==> flow/design.v <==
`timescale 1ns / 1ps
 module mux_axi(
    input wire clk,
    input wire reset_n,
    input wire [7:0] s_axis_data_1,
    input wire s_axis_valid_1,
    output reg s_axis_ready_1,
    input wire s_axis_last_1,
    input wire [7:0] s_axis_data_2,
    input wire s_axis_valid_2,
    output reg s_axis_ready_2,
    input wire s_axis_last_2,
    output reg [7:0] m_axis_data,
    output reg m_axis_valid,
    input wire m_axis_ready,
    output reg m_axis_last,
    input wire sel
);
  reg [7:0] m_axis_data_w = 8'b0; ;
  reg s_axis_ready_reg1;
  reg s_axis_ready_reg2;
  reg m_axis_valid_reg;
  reg tlast_reg;
always @(posedge clk) begin
    if (reset_n) begin
        m_axis_data_w <= 8'h0;        
        tlast_reg <= 1'b0;
        m_axis_valid_reg <= 1'b0;
    end else begin
            if (sel) begin
                if (s_axis_valid_2 && s_axis_ready_2) begin
                    m_axis_data_w <= s_axis_data_2;
                    m_axis_valid_reg <= s_axis_valid_2;
                    tlast_reg <= s_axis_last_2;   
                  end else begin
                    m_axis_data_w <= 0;
                    m_axis_valid_reg <= 0;
                    tlast_reg <= 0;
                  end
              end else begin
                    if (s_axis_valid_1 && s_axis_ready_1) begin    
                        m_axis_data_w <= s_axis_data_1;
                        m_axis_valid_reg <= s_axis_valid_1;
                        tlast_reg <= s_axis_last_1;   
                    end
                    else
                    begin
                      m_axis_data_w <= 0;
                      m_axis_valid_reg <= 0;
                   end
              end
          end
     end
       always @(posedge clk) begin
         if(reset_n)
          begin
            s_axis_ready_reg1 <= 8'b0;
            s_axis_ready_reg2 <= 8'b0;
           end
           else
           begin
           if(!sel)begin
           s_axis_ready_reg1 <= m_axis_ready;
           end
           else begin
           s_axis_ready_reg2 <= m_axis_ready;
           end
           end
       end
         always @ (posedge clk) begin
         if(reset_n)begin
           m_axis_data <= 8'h0;
           s_axis_ready_1  = 1'b0;
           s_axis_ready_2  = 1'b0;
           m_axis_valid = 1'b0;
           m_axis_last = 1'b0;
           end
           else if (m_axis_ready) begin
            m_axis_data <= m_axis_data_w;
           s_axis_ready_1  <= s_axis_ready_reg1;
           s_axis_ready_2  <= s_axis_ready_reg2;
           m_axis_valid <= m_axis_valid_reg;
           m_axis_last <= tlast_reg;
           end
           end 
endmodule
Reports on mux_axi

Tool output for the design above, in the order of the flow.
Lines are those of the file above, counted from 1.
Operators carry their Yosys type and port widths (W data, S select, Z words).
Not given: n/a

Design top: mux_axi
Clock port: clk
Standard-cell library: sky130hd
Corner: tt_025C_1v80

After elaboration

Counts by Yosys on the flattened word-level netlist (proc, flatten, opt, wreduce; memories kept). Register bits leave out memories and registers merged into their read ports (data or address). Print and check cells are left out.

Register bits: 24
Word-level cells: 22

Multiplexer cells: 9
Reductions and logical operators: 3

Operators by type and width:

| kind                | count |
| $mux W8             | 3 |
| $mux W1             | 6 |
| $logic_and A1 B1 Y1 | 2 |
| $reduce_bool A2 Y1  | 1 |

Logic depth

Yosys ltp: most cells in a row. Word level: on the elaborated netlist, between registers, memories and ports. Mapped: between sequential cells and ports; inverters and the memories' decode and read muxes count.

Depth after elaboration: 3
ABC_AREA: 0
Mapped depth: 4
Mapped depth without buffers: 3

Synthesis result

Source: synth_stat.txt of the flow (Yosys; design flattened, memories mapped). It holds for the ABC_AREA given above (unset counts as 0); a run with the other value may have another netlist.

Cells by type:

| type                      | count | total area (µm²) |
| sky130_fd_sc_hd__dfxtp_1  | 24    | 480.461 |
| sky130_fd_sc_hd__mux2i_1  | 14    | 140.134 |
| sky130_fd_sc_hd__nor2_1   | 25    | 93.84 |
| sky130_fd_sc_hd__a22oi_1  | 8     | 60.058 |
| sky130_fd_sc_hd__a221oi_2 | 1     | 15.014 |
| sky130_fd_sc_hd__buf_6    | 1     | 11.261 |
| sky130_fd_sc_hd__and3b_2  | 1     | 10.01 |
| sky130_fd_sc_hd__buf_2    | 2     | 10.01 |
| sky130_fd_sc_hd__buf_4    | 1     | 7.507 |
| sky130_fd_sc_hd__clkbuf_1 | 2     | 7.507 |
| sky130_fd_sc_hd__o21bai_1 | 1     | 7.507 |
| sky130_fd_sc_hd__and3_1   | 1     | 6.256 |
| sky130_fd_sc_hd__nand2_2  | 1     | 6.256 |
| sky130_fd_sc_hd__nand2_1  | 1     | 3.754 |

Standard cells after synthesis: 83
Synthesis area: 859.6 µm²
Sequential part of the area: 480.5 µm²
Flip-flop cells: 24

Path before layout

Path of least setup slack by OpenSTA after synthesis, without wires, with an ideal clock, recovery checks aside; 20% of the period is set as input and as output delay. Where synthesis merged equal registers, the netlist keeps one of their names.

Path kind: register to register
Start: reg s_axis_ready_2
End: reg tlast_reg
Clock period: 1.3 ns
Library setup time: 0.086 ns
Time at the first pin: 0.000 ns
Arrival: 0.920 ns
Required time: 1.214 ns
Path slack: 0.293 ns
Path delay: 1.006 ns
Driving pins on the path: 5
Buffers on the path: 1
Synthesis period reached: 1.007 ns

"path delay" = arrival - input delay + setup time.
"driving pins on the path" counts driving pins, that of a launching flip-flop among them; a cell with two outputs on the path counts twice.
"synthesis period reached" is the clock period less the worst setup slack; recovery checks do not enter. This is arithmetic on one report: input and output delays are still those of the set period (20% each).
Between the ends stands the longest chain of elaborated cells between them, by number of cells; it is not shown to be the way that was timed. Of several equally long chains one is given.
A line is the first line of the expression or statement that the cell stems from. Yosys adds cells for indexed reads and writes and turns some case tables into memories.
At most two assigning lines are given for a register; there are more.

Cell sequence: sky130_fd_sc_hd__dfxtp_1 > sky130_fd_sc_hd__and3_1 > sky130_fd_sc_hd__buf_6 > sky130_fd_sc_hd__nand2_2 > sky130_fd_sc_hd__a221oi_2
Cells in the longest elaborated chain: 3
Elaborated cells between the ends (all ways): 3
RTL lines with such cells: 2
Classes of those cells: mux (2); reduce/logical (1)

RTL lines, path post-synthesis:

| element             | RTL line | source |
| from (decl)         | 11       | `output reg s_axis_ready_2,` |
| from (assign)       | 74       | `s_axis_ready_2  = 1'b0;` |
| from (assign)       | 81       | `s_axis_ready_2  <= s_axis_ready_reg2;` |
| $logic_and A1 B1 Y1 | 31       | `if (s_axis_valid_2 && s_axis_ready_2) begin` |
| $mux W1             | 31       |  |
| $mux W1             | 30       | `if (sel) begin` |
| to (assign)         | 34       | `tlast_reg <= s_axis_last_2;` |
| to (assign)         | 44       | `tlast_reg <= s_axis_last_1;` |
| to (decl)           | 23       | `reg tlast_reg;` |

Worst path after layout

From the final timing report of stored run 1: the path of least setup slack in the routed layout; clock arrival at registers is part of the times.

Path kind: register to output
Start: reg s_axis_ready_1
End: out s_axis_ready_1
Clock period: 1.12 ns
Time at the first pin: 0.26 ns
Arrival: 0.85 ns
Required time: 0.90 ns
Path slack: 0.05 ns
Driving pins on the path: 2
Buffers on the path: 1

Cell sequence: sky130_fd_sc_hd__dfxtp_1 > sky130_fd_sc_hd__dlygate4sd2_1
Cells in the longest elaborated chain: 0
Elaborated cells between the ends (all ways): 0
RTL lines with such cells: 0

RTL lines, path post-layout:

| element       | RTL line | source |
| from (decl)   | 7        | `output reg s_axis_ready_1,` |
| from (assign) | 73       | `s_axis_ready_1  = 1'b0;` |
| from (assign) | 80       | `s_axis_ready_1  <= s_axis_ready_reg1;` |
| to (decl)     | 7        |  |

==> results <==
Settings and measured results of 2 stored flow runs for module mux_axi (sky130hd), not sorted in any way. The constraints put input and output delay at 20% of the set period each and load the outputs with 0.01 pF.
"achieved clock period": clock period set for the run, less the worst setup slack. It is reckoned from that one timing run; input and output delays stay at 20% of the period that was set.
"time of the worst setup path" means the part of the period allowed to the worst setup path (the constraints hold back 20% at inputs and 20% at outputs) less its slack; where the path has registers, the arrival times of their clocks count too.
Among the settings, - means not set for that run.
A result given as - is not shown for that run.

| name                                  | stored run 1       | stored run 2 |
| period_ns                             | 1.12               | 0.979        |
| CORE_UTILIZATION                      | 15                 | 70           |
| CAP_MARGIN                            | 20                 | 0            |
| CORE_MARGIN                           | 2                  | 7            |
| SLEW_MARGIN                           | 20                 | 20           |
| PLACE_DENSITY                         | -                  | 0.9          |
| CORE_ASPECT_RATIO                     | -                  | 1.06         |
| CELL_PAD_IN_SITES_GLOBAL_PLACEMENT    | -                  | 0            |
| ABC_AREA                              | -                  | 1            |
| GPL_ROUTABILITY_DRIVEN                | -                  | 0            |
| CTS_CLUSTER_DIAMETER                  | -                  | 107          |
| MAX_ROUTING_LAYER                     | -                  | met4         |
| standard-cell area after layout (µm²) | 1392.6             | -            |
| total negative slack (ns)             | 0.000              | -            |
| achieved clock period (ns)            | 1.075              | -            |
| die outline area (µm²)                | 6352.1             | -            |
| worst setup slack after layout (ns)   | 0.045              | -            |
| time of the worst setup path (ns)     | 0.85               | -            |
| type of the worst setup path          | register to output | -            |
| smallest hold slack (ns)              | 0.464              | -            |
| post-synthesis cell area (µm²)        | 859.6              | -            |

Stored run 2: no results, placement failed with GPL-0301
